==> flow/design.v <==
`timescale 1ns / 1ps
`default_nettype none
module top(clk, uart_rxd_out);
    input wire clk;
    output reg uart_rxd_out;
    reg tx_wr;
    reg [7:0] tx_data;
    wire tx_out;
    wire busy;
    reg [2:0] state;
    reg [7:0] count;
    initial tx_wr = 'b0;
    initial tx_data = 'h0;
    initial state = 'b000;
    initial count = 'b11111111;
    always @(posedge clk)
    begin
        count <= (count == 0) ? 'b11111111 : count - 'b1;
        tx_wr <= (count == 0 && !busy && state < 'b110) ? 'b1 : 'b0;
    end
    always @(posedge clk)
    if (tx_wr && !busy)
        state <= state + 'b1;
    else
        state <= (count == 0 && !busy && !(state < 'b110)) ? 'b000 : state;
    always @(posedge clk)
    case(state)
    'b001: tx_data <= "h";
    'b010: tx_data <= "e";
    'b011: tx_data <= "l";
    'b100: tx_data <= "l";
    'b101: tx_data <= "o";
    'b110: tx_data <= " ";
    default: tx_data <= "";
    endcase
    always @(posedge clk)
        uart_rxd_out <= tx_out;
    txuart txuart(clk, tx_wr, tx_data, tx_out, busy);
endmodule
`timescale 1ns / 1ps
`default_nettype none
module txuart(clk, wr_in, data_in, tx_out, busy_out);
    input wire clk;
    input wire wr_in;
    input wire [7:0] data_in;
    output reg tx_out;
    output reg busy_out;
    reg [6:0] baud_count;
    reg baud_stb;
    reg [3:0] state;
    initial tx_out = 'b1;
    initial busy_out = 'b0;
    parameter [6:0] bauds = 'b1101001;
    initial baud_count = bauds;
    initial baud_stb = 'b0;
    initial state = 'b0000;
    always @(posedge clk)
    begin
        if (wr_in && !busy_out)
            baud_count <= bauds;
        else
            baud_count <= (baud_count == 0) ? bauds : baud_count - 'b1;
        baud_stb <= (baud_count == 0) ? 'b1 : 'b0;
    end
    always @(posedge clk)
    if (wr_in && !busy_out)
        state <= 'b0001;
    else if ((state == 'b1010) && baud_stb)
        state <= 'b0000;
    else if ((state != 'b0000) && baud_stb)
        state <= state + 'b1;
    else
        state <= state;
    always @(posedge clk)
    case (state)
    'b0001: tx_out <= 'b0;
    'b0010: tx_out <= data_in[0];
    'b0011: tx_out <= data_in[1];
    'b0100: tx_out <= data_in[2];
    'b0101: tx_out <= data_in[3];
    'b0110: tx_out <= data_in[4];
    'b0111: tx_out <= data_in[5];
    'b1000: tx_out <= data_in[6];
    'b1001: tx_out <= data_in[7];
    'b1010: tx_out <= 'b1;
    default: tx_out <= tx_out;
    endcase
    always @(posedge clk)
        busy_out <= !(state == 'b0000);
endmodule
Tool chain data of top
The steps from the RTL of top to its reports follow in flow order.
Lines are those of the file above, counted from 1.
Cell names lack the library's common part.
{"block": "design", "top": "top", "clk_port": "clk", "library": "sky130hd", "pvt_corner": "tt_025C_1v80"}

Elaborated design
Counts by Yosys on the flattened word-level netlist (proc, flatten, opt, wreduce; memories kept). Register bits leave out memories and registers merged into their read ports (data or address). Print and check cells are left out. Cells with the same type and inputs are merged into one.
{"block": "classes", "n_cmp": 1, "reduce_and_logical": 19, "eq_ne": 16, "muxes": 8, "addsub": 4}
{"block": "ops", "cell": "parallel mux 7 bit (select 5 bit)", "n": 1}
{"block": "ops", "cell": "equality test 4 x 3 -> 1 bit (second input constant)", "n": 4}
{"block": "ops", "cell": "equality test 4 bit (second input constant)", "n": 3}
{"block": "ops", "cell": "nonzero test 10 bit", "n": 1}
{"block": "ops", "cell": "parallel mux 1 bit (select 10 bit)", "n": 1}
{"block": "ops", "cell": "equality test 3 bit (second input constant)", "n": 3}
{"block": "ops", "cell": "equality test 4 x 2 -> 1 bit (second input constant)", "n": 2}
{"block": "ops", "cell": "subtractor 8 x 1 -> 8 bit (second input constant)", "n": 1}
{"block": "ops", "cell": "logical NOT 8 bit", "n": 1}
{"block": "ops", "cell": "subtractor 7 x 1 -> 7 bit (second input constant)", "n": 1}
{"block": "ops", "cell": "logical NOT 7 bit", "n": 1}
{"block": "ops", "cell": "logical AND 1 bit", "n": 6}
{"block": "ops", "cell": "OR reduction 2 bit", "n": 3}
{"block": "ops", "cell": "equality test 3 x 2 -> 1 bit (second input constant)", "n": 2}
{"block": "ops", "cell": "two-way mux 3 bit", "n": 2}
{"block": "ops", "cell": "nonzero test 2 bit", "n": 2}
{"block": "ops", "cell": "adder 4 x 1 -> 4 bit (second input constant)", "n": 1}
{"block": "ops", "cell": "equality test 4 x 1 -> 1 bit (second input constant)", "n": 1}
{"block": "ops", "cell": "logical NOT 4 bit", "n": 1}
{"block": "ops", "cell": "nonzero test 4 bit", "n": 1}
{"block": "ops", "cell": "two-way mux 1 bit", "n": 4}
{"block": "ops", "cell": "logical NOT 1 bit", "n": 3}
{"block": "ops", "cell": "adder 3 x 1 -> 3 bit (second input constant)", "n": 1}
{"block": "ops", "cell": "equality test 3 x 1 -> 1 bit (second input constant)", "n": 1}
{"block": "ops", "cell": "< comparator 3 bit (second input constant)", "n": 1}
{"block": "bits", "word_cells": 59, "register_bits": 34, "out_inout_bits": 1, "inputBits": 1}

Longest topological paths
Yosys ltp: most cells in a row. Word level: on the elaborated netlist, between registers, memories and ports. Mapped: between sequential cells and ports; inverters and the memories' decode and read muxes count.
{"block": "logic_depth", "depth_word": 5, "ABC_AREA": 0, "ltp_mapped": 6, "depth_no_buf": 6}

Synthesis result
Yosys stat after the flow's synthesis: flattened, memories mapped to cells. It holds for the ABC_AREA given above (unset counts as 0); a run with the other value may have another netlist.
The area totals of this step are shown rounded.
{"block": "by_type", "cell": "dfxtp_1", "n": 29, "type_area_um2": 580.557}
{"block": "by_type", "cell": "ha_1", "n": 13, "type_area_um2": 162.656}
{"block": "by_type", "cell": "edfxtp_1", "n": 4, "type_area_um2": 120.115}
{"block": "by_type", "cell": "xnor2_1", "n": 7, "type_area_um2": 61.309}
{"block": "by_type", "cell": "nor2_1", "n": 16, "type_area_um2": 60.058}
{"block": "by_type", "cell": "nand2_1", "n": 14, "type_area_um2": 52.55}
{"block": "by_type", "cell": "a21oi_1", "n": 9, "type_area_um2": 45.043}
{"block": "by_type", "cell": "inv_1", "n": 12, "type_area_um2": 45.043}
{"block": "by_type", "cell": "xor2_1", "n": 3, "type_area_um2": 26.275}
{"block": "by_type", "cell": "a31oi_1", "n": 4, "type_area_um2": 25.024}
{"block": "by_type", "cell": "nand2b_1", "n": 4, "type_area_um2": 25.024}
{"block": "by_type", "cell": "o21ai_0", "n": 5, "type_area_um2": 25.024}
{"block": "by_type", "cell": "nand3b_4", "n": 1, "type_area_um2": 20.019}
{"block": "by_type", "cell": "nor3_1", "n": 4, "type_area_um2": 20.019}
{"block": "by_type", "cell": "nor2b_1", "n": 3, "type_area_um2": 18.768}
{"block": "by_type", "cell": "nor4_1", "n": 3, "type_area_um2": 18.768}
{"block": "by_type", "cell": "a21o_1", "n": 2, "type_area_um2": 15.014}
{"block": "by_type", "cell": "nand3_1", "n": 3, "type_area_um2": 15.014}
Other cell types: 21; their cells: 23.
{"block": "mapped", "seq_area_um2": 700.7, "ffs": 33, "buf_cells": 2, "yosys_area_um2": 1529, "cell_count": 159}
The figures by module come from a second, unflattened synthesis with its own total; it is not the netlist above.
{"block": "hier_totals", "cells_unflattened": 161, "area_unflattened_um2": 1548}
Each row is one instance without its submodules.
{"block": "by_module", "mod": "top", "mod_seq_area_um2": 410.4, "cells": 76, "n_inst": 1, "mod_area_um2": 798.3}
{"block": "by_module", "mod": "txuart", "mod_seq_area_um2": 290.3, "cells": 85, "n_inst": 1, "mod_area_um2": 749.5}

Path before layout
OpenSTA on the mapped netlist: ideal clock, no wires. The path of least setup slack (recovery checks aside). Input and output delay are each 20% of the period. Register names are those of the netlist, which keeps one name where synthesis merged equal registers.
{"block": "synth_path", "kind": "reg-to-reg", "from": "reg count[0]", "to": "reg state[0]", "clock_period_ns": 4.03, "setup_time_ns": 0.319, "stages": 7, "path_delay_ns": 1.705, "required_ns": 3.711, "arrival_time_ns": 1.386, "path_slack_ns": 2.325, "t_first_pin_ns": 0.000, "path_buffers": 0, "synth_period_reached_ns": 1.705}
"path_delay_ns" = arrival - input delay + setup time.
"stages": output pins that drive a net of the path, with the launching flip-flop's if there is one; two outputs of one cell count as two.
"synth_period_reached_ns" = period - worst setup slack (recovery checks aside). The figure is calculated, with input and output delays left at 20% of the set period.
The rows between start and end are the longest chain of elaborated cells between them; the timing report does not say that the signal goes this way. Where chains are equally long, one stands for them.
A line is the first line of the expression or statement that the cell stems from. Yosys adds cells for indexed reads and writes and turns some case tables into memories.
The path ends at the enable pin of a flip-flop; only ways to that pin are counted.
{"block": "synth_between", "cell_sequence": "dfxtp_1 inv_1 ha_1 or4b_4 nor4_2 a31oi_1 nor2_1", "elab_chain_cells": 4, "cone_cells": 4, "classes_between": "reduce/logical: 4"}
{"block": "synth_lines", "item": "start, declared", "line": 11, "text": "reg [7:0] count;"}
{"block": "synth_lines", "item": "start, assigned", "line": 18, "text": "count <= (count == 0) ? 'b11111111 : count - 'b1;"}
{"block": "synth_lines", "item": "logical NOT 8 bit", "line": 25, "text": "state <= (count == 0 && !busy && !(state < 'b110)) ? 'b000 : state;"}
{"block": "synth_lines", "item": "logical AND 1 bit (2 in a row)", "line": 25}
{"block": "synth_lines", "item": "nonzero test 2 bit"}
{"block": "synth_lines", "item": "end, assigned", "line": 23, "text": "state <= state + 'b1;"}
{"block": "synth_lines", "item": "end, assigned", "line": 25}
{"block": "synth_lines", "item": "end, declared", "line": 10, "text": "reg [2:0] state;"}

Timing after layout
From the final timing report of stored run 1: the path of least setup slack in the routed layout; clock arrival at registers is part of the times.
{"block": "layout_path", "kind": "reg-to-reg", "from": "reg count[0]", "to": "reg state[0]", "path_slack_ns": 0.53, "t_first_pin_ns": 0.27, "path_buffers": 0, "clock_period_ns": 2.39, "stages": 7, "arrival_time_ns": 1.81, "setup_time_ns": 0.31, "required_ns": 2.35}
The rows between start and end are the longest chain of elaborated cells between them; the timing report does not say that the signal goes this way. Where chains are equally long, one stands for them.
The path ends at the enable pin of a flip-flop; only ways to that pin are counted.
{"block": "layout_between", "cell_sequence": "dfxtp_1 inv_1 ha_1 or4b_4 nor4_2 a31oi_1 nor2_1", "elab_chain_cells": 4, "cone_cells": 4, "classes_between": "reduce/logical: 4"}
{"block": "layout_lines", "item": "start, declared", "line": 11, "text": "reg [7:0] count;"}
{"block": "layout_lines", "item": "start, assigned", "line": 18, "text": "count <= (count == 0) ? 'b11111111 : count - 'b1;"}
{"block": "layout_lines", "item": "logical NOT 8 bit", "line": 25, "text": "state <= (count == 0 && !busy && !(state < 'b110)) ? 'b000 : state;"}
{"block": "layout_lines", "item": "logical AND 1 bit (2 in a row)", "line": 25}
{"block": "layout_lines", "item": "nonzero test 2 bit"}
{"block": "layout_lines", "item": "end, assigned", "line": 23, "text": "state <= state + 'b1;"}
{"block": "layout_lines", "item": "end, assigned", "line": 25}
{"block": "layout_lines", "item": "end, declared", "line": 10, "text": "reg [2:0] state;"}

Subject: flow runs of top

Hi,

Stored flow runs of top (2 of them; Yosys, OpenROAD, sky130hd). They differ in their settings and are not a sequence. Constraints: input delay and output delay 20% of the set period each, output load 0.01 pF.
"worst_path_ns" is the time allowed to the run's worst setup path (the clock period less input and output delay, where it has them) less its slack. Clock arrival times count: a late capture clock shortens it, a late launch clock lengthens it.
By "power_total_mw" is meant OpenSTA's value without simulated activity: inputs other than the clock are taken to toggle once in ten clock periods, and the tool carries that through the logic.
The measured numbers are rounded.

{"run": "stored run 1", "settings": { "period_ns": 2.39, "CORE_UTILIZATION": 23, "SETUP_SLACK_MARGIN": 0.25, "PLACE_DENSITY_LB_ADDON": 0.09, "CORE_MARGIN": 6, "CELL_PAD_IN_SITES_GLOBAL_PLACEMENT": 0, "GPL_ROUTABILITY_DRIVEN": 0, "CTS_CLUSTER_SIZE": 46, "MIN_ROUTING_LAYER": "met2", "CAP_MARGIN": 20, "SLEW_MARGIN": 20 }, "results": { "worst_path_ns": 1.86, "worst_path_kind": "reg-to-reg", "post_route_stdcell_area_um2": 1715, "synthArea_um2": 1529, "setup_tns_ns": 0.000, "setup_ws_ns": 0.535, "power_total_mw": 0.9828, "die_um2": 8749 }}
{"run": "stored run 2", "settings": { "period_ns": 2.49, "CORE_UTILIZATION": 68, "PLACE_DENSITY_LB_ADDON": 0.13, "CORE_ASPECT_RATIO": 1.21, "CELL_PAD_IN_SITES_GLOBAL_PLACEMENT": 3, "ABC_AREA": 0, "CTS_CLUSTER_SIZE": 33, "CTS_CLUSTER_DIAMETER": 191, "CAP_MARGIN": 20, "CORE_MARGIN": 2, "SLEW_MARGIN": 20 }, "outcome": "no results, placement failed with FLW-0024"}

Regards
